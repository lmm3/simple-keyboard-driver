==> flow/design.v <==
module controle(new_instruction, instruction, clk, ready, tx, ty, tz, tula);
	input wire new_instruction, clk;
	input wire [2:0] instruction;
	output reg ready, tula;
	output reg[1:0] tx, ty, tz;
	parameter IDLE = 3'b101, CLRLD = 3'b000, ADD = 3'b001, SUB = 3'b010, DISP = 3'b011, LOAD = 3'b100;
	parameter clear = 2'b00, load = 2'b01, hold = 2'b10;
	reg [2:0] state;
	wire [2:0] next_state;
	assign next_state = fsm_function(state, instruction);
	function [2:0] fsm_function;
		input [2:0] state, instruction; 
		case(state)
			IDLE:
			if (instruction == CLRLD) begin
				fsm_function = CLRLD;
				end else if (instruction == ADD) begin
				fsm_function = ADD;
				end else if (instruction == SUB) begin
				fsm_function = SUB;
				end else if (instruction == DISP) begin 
				fsm_function = DISP;
				end else if (instruction == LOAD) begin
				fsm_function = LOAD;
				end else begin
				fsm_function = IDLE;
			end		
			CLRLD: 
			if (instruction == CLRLD) begin
				fsm_function = CLRLD;
				end else begin 
				fsm_function = IDLE;
			end			
			ADD:
			if (instruction == ADD) begin
				fsm_function = ADD;
				end else begin 
				fsm_function = IDLE;
			end
			SUB:
			if (instruction == SUB) begin
				fsm_function = SUB;
				end else begin 
				fsm_function = IDLE;
			end
			DISP:
			if (instruction == DISP) begin
				fsm_function = DISP;
				end else begin 
				fsm_function = IDLE;
			end
			LOAD:if (instruction == LOAD) begin
				fsm_function = LOAD;
				end else begin 
				fsm_function = IDLE;
			end
		default: fsm_function = IDLE;
		endcase
	endfunction
	always @ (posedge clk)
	begin
	if (new_instruction == 1'b1) begin
		state <= next_state;
	end else begin
		state <= IDLE;
	end
	end
	always @ (posedge clk)
	begin
	case(state)
	IDLE:
	begin
		tx <= hold;
		ty <= hold;
		tz <= hold;
		ready <= 1'b1;
	end
	CLRLD:
	begin
		tx <= clear; 
		ty <= clear;
		tz <= clear;
		ready <= 1'b0;
	end
	ADD:
	begin
		tx <= hold;
		ty <= load;
		tz <= hold;
		tula <= 1'b0;
		ready <= 1'b0;
	end
	SUB:
	begin
		tx <= hold;
		ty <= load;
		tz <= hold;
		tula <= 1'b1;
		ready <= 1'b0;
	end
	DISP:
	begin
		tx <= hold;
		ty <= hold;
		tz <= load;
		ready <= 1'b0;
	end
	LOAD:
	begin 
		tx <= load;
		ty <= hold;
		tz <= hold;
		ready <= 1'b0;
	end
	endcase
	end
endmodule
# From RTL to reports: controle
# The steps from the RTL of controle to its reports follow in flow order.
# Line numbers count from 1 in the design file above.
# Operators: Yosys type, input widths -> output width; for muxes data width and select width s.
# Not given: n/a
dict set report design {
  top {controle}
  clk_port {clk}
  library {sky130hd}
  corner {tt_025C_1v80}
}

# Word level
# Yosys after proc, flatten, opt, wreduce and memory -nomap, before mapping. Memory bits, and registers merged into a memory's read port (data or address), are not among the register bits. Print and check cells are not counted.
dict set report word_totals {
  input_bits 5
  register_bits 11
  output_inout_bits 8
  elab_cells 42
}
dict set report classes {
  mux 15
  equal 9
  n_reduce_logical 12
}
# cell count
set ops {}
lappend ops {{$mux 3} 8}
lappend ops {{$pmux 3 s6} 1}
lappend ops {{$pmux 2 s3} 3}
lappend ops {{$eq 3x2->1 const B} 4}
lappend ops {{$eq 3x3->1 const B} 3}
lappend ops {{$reduce_bool 3->1} 3}
lappend ops {{$reduce_or 4->1} 2}
lappend ops {{$eq 3x1->1 const B} 2}
lappend ops {{$logic_not 3->1} 2}
lappend ops {{$reduce_or 5->1} 1}
lappend ops {{$reduce_bool 2->1} 2}
lappend ops {{$pmux 1 s2} 2}
lappend ops {{$reduce_or 3->1} 1}
lappend ops {{$reduce_or 2->1} 1}
lappend ops {{$mux 1} 1}

# Logic depth
# Yosys ltp: most cells in a row. Word level: on the elaborated netlist, between registers, memories and ports. Mapped: between sequential cells and ports; inverters and the memories' decode and read muxes count.
dict set report depth {
  ltp_word 7
  ABC_AREA 0
  mapped_depth 4
  depth_no_buf 4
}

# Mapped cells and area
# Yosys stat after the flow's synthesis: flattened, memories mapped to cells. It holds for the ABC_AREA given above (unset counts as 0); a run with the other value may have another netlist.
# Totals and module areas in this step are rounded.
# type count type_area_um2
set by_type {}
lappend by_type {sky130_fd_sc_hd__edfxtp_1 8 240.23}
lappend by_type {sky130_fd_sc_hd__dfxtp_1 6 120.115}
lappend by_type {sky130_fd_sc_hd__nand3b_1 5 37.536}
lappend by_type {sky130_fd_sc_hd__nor2_1 6 22.522}
lappend by_type {sky130_fd_sc_hd__nor3_1 4 20.019}
lappend by_type {sky130_fd_sc_hd__or3_1 3 18.768}
lappend by_type {sky130_fd_sc_hd__nor2b_1 2 12.512}
lappend by_type {sky130_fd_sc_hd__or2_2 2 12.512}
lappend by_type {sky130_fd_sc_hd__nand2_1 3 11.261}
lappend by_type {sky130_fd_sc_hd__maj3_1 1 10.01}
lappend by_type {sky130_fd_sc_hd__o211a_1 1 10.01}
lappend by_type {sky130_fd_sc_hd__o21ai_0 2 10.01}
lappend by_type {sky130_fd_sc_hd__or4b_1 1 10.01}
lappend by_type {sky130_fd_sc_hd__nor4b_1 1 8.758}
lappend by_type {sky130_fd_sc_hd__o221ai_1 1 8.758}
lappend by_type {sky130_fd_sc_hd__a21o_1 1 7.507}
lappend by_type {sky130_fd_sc_hd__clkbuf_1 2 7.507}
lappend by_type {sky130_fd_sc_hd__or2_1 1 6.256}
lappend by_type {sky130_fd_sc_hd__a21oi_1 1 5.005}
dict set report synth_totals {
  ffs 14
  cells 51
  buf_cells 2
  yosys_area_mm2 0.000579
  seqArea_mm2 0.00036
}

# Path before layout
# OpenSTA on the mapped netlist: ideal clock, no wires. The path of least setup slack (recovery checks aside). Input and output delay are each 20% of the period. Register names are those of the netlist, which keeps one name where synthesis merged equal registers.
dict set report synth_path {
  kind {register -> register}
  from {reg state}
  to {reg tx[1]}
  t_required_ps 1285
  t_first_pin_ps 0
  path_slack_ps 342
  n_path_buf 0
  driving_pins 3
  delay_ps 1207
  arrival_time_ps 942
  clock_period_ps 1550
  setup_time_ps 265
  period_less_setup_slack_ps 1208
}
# "delay_ps" = arrival - input delay + setup time.
# "driving_pins": output pins that drive a net of the path, with the launching flip-flop's if there is one; two outputs of one cell count as two.
# "period_less_setup_slack_ps" is the clock period less the worst setup slack; recovery checks do not enter. This is arithmetic on one report: input and output delays are still those of the set period (20% each).
# Where an end lacks its bit number, it is one bit of the signal, or one of the new flip-flops if synthesis recoded a state register.
# The rows between start and end are the longest chain of elaborated cells between them; the timing report does not say that the signal goes this way. Where chains are equally long, one stands for them.
# Each line given opens the expression or statement behind the cell; cells for indexed reads and writes are added by Yosys, which also makes memories of some case tables.
# A register here has more assigning lines than the two given.
# The path ends at the data pin of a flip-flop with enable; ways to the enable are not counted.
dict set report synth_between {
  path_cell_list {sky130_fd_sc_hd__dfxtp_1 sky130_fd_sc_hd__or2_2 sky130_fd_sc_hd__or3_1}
  elab_chain_len 3
  cone_cells 8
  cone_classes {5 x eq/ne; 1 x mux; 2 x reduce/logical}
}
# element line_no
set synth_lines {}
lappend synth_lines {{from (decl)} 8} ;# reg [2:0] state;
lappend synth_lines {{from (assign)} 63} ;# state <= next_state;
lappend synth_lines {{from (assign)} 65} ;# state <= IDLE;
lappend synth_lines {{$eq 3x2->1} 70} ;# case(state)
lappend synth_lines {{$reduce_or 4->1} n/a}
lappend synth_lines {{$pmux 2 s3} 70}
lappend synth_lines {{to (assign)} 73} ;# tx <= hold;
lappend synth_lines {{to (assign)} 80} ;# tx <= clear;
lappend synth_lines {{to (decl)} 5} ;# output reg[1:0] tx, ty, tz;

Hand-over note for controle

Below are 2 stored runs of the flow (Yosys, OpenROAD; platform sky130hd) on controle, each with its settings, unordered. Constraints: input delay and output delay 20% of the set period each, output load 0.01 pF.

# entry A
==> flow/run.sh <==
#!/bin/bash
# the make line also repeats the synthesis and layout settings of config.mk as NAME=value (left out here)
make -C /OpenROAD-flow-scripts/flow DESIGN_CONFIG=/design/flow/config.mk WORK_HOME=/design/flow/orfs CLKGATE_MAP_FILE= finish
==> flow/config.mk <==
export PLATFORM = sky130hd
export DESIGN_NAME = controle
export DESIGN_NICKNAME = controle
export VERILOG_FILES = /design/flow/design.v
export SDC_FILE = /design/flow/constraint.sdc
export NUM_CORES = 4
export LEC_CHECK = 0
export CAP_MARGIN = 10
export CELL_PAD_IN_SITES_DETAIL_PLACEMENT = 1
export CORE_MARGIN = 2
export CORE_UTILIZATION = 47
export CTS_CLUSTER_SIZE = 33
export MAX_ROUTING_LAYER = met4
export PLACE_DENSITY = 0.53
export SETUP_SLACK_MARGIN = 0.01
export SLEW_MARGIN = 35
==> flow/constraint.sdc <==
create_clock -name core_clock -period 0.9 [get_ports {clk}]
set_input_delay 0.1800 -clock core_clock [delete_from_list [all_inputs] [get_ports {clk}]]
set_output_delay 0.1800 -clock core_clock [all_outputs]
set_load 0.01 [all_outputs]

==> entry A: results <==
outcome="not finished: routing ended with error DPL-0033"

# entry B
==> flow/run.sh <==
#!/bin/bash
# the make line also repeats the synthesis and layout settings of config.mk as NAME=value (left out here)
make -C /OpenROAD-flow-scripts/flow DESIGN_CONFIG=/design/flow/config.mk WORK_HOME=/design/flow/orfs CLKGATE_MAP_FILE= finish
==> flow/config.mk <==
export PLATFORM = sky130hd
export DESIGN_NAME = controle
export DESIGN_NICKNAME = controle
export VERILOG_FILES = /design/flow/design.v
export SDC_FILE = /design/flow/constraint.sdc
export NUM_CORES = 4
export LEC_CHECK = 0
export ABC_AREA = 1
export CAP_MARGIN = 20
export CELL_PAD_IN_SITES_GLOBAL_PLACEMENT = 0
export CORE_MARGIN = 2
export CORE_UTILIZATION = 68
export CTS_CLUSTER_DIAMETER = 184
export GPL_TIMING_DRIVEN = 1
export MAX_ROUTING_LAYER = met5
export MIN_ROUTING_LAYER = met2
export PLACE_DENSITY = 0.72
export SLEW_MARGIN = 10
==> flow/constraint.sdc <==
create_clock -name core_clock -period 0.721 [get_ports {clk}]
set_input_delay 0.1442 -clock core_clock [delete_from_list [all_inputs] [get_ports {clk}]]
set_output_delay 0.1442 -clock core_clock [all_outputs]
set_load 0.01 [all_outputs]

==> entry B: results <==
outcome="not finished: floorplanning ended with error PDN-0185"

End of note.
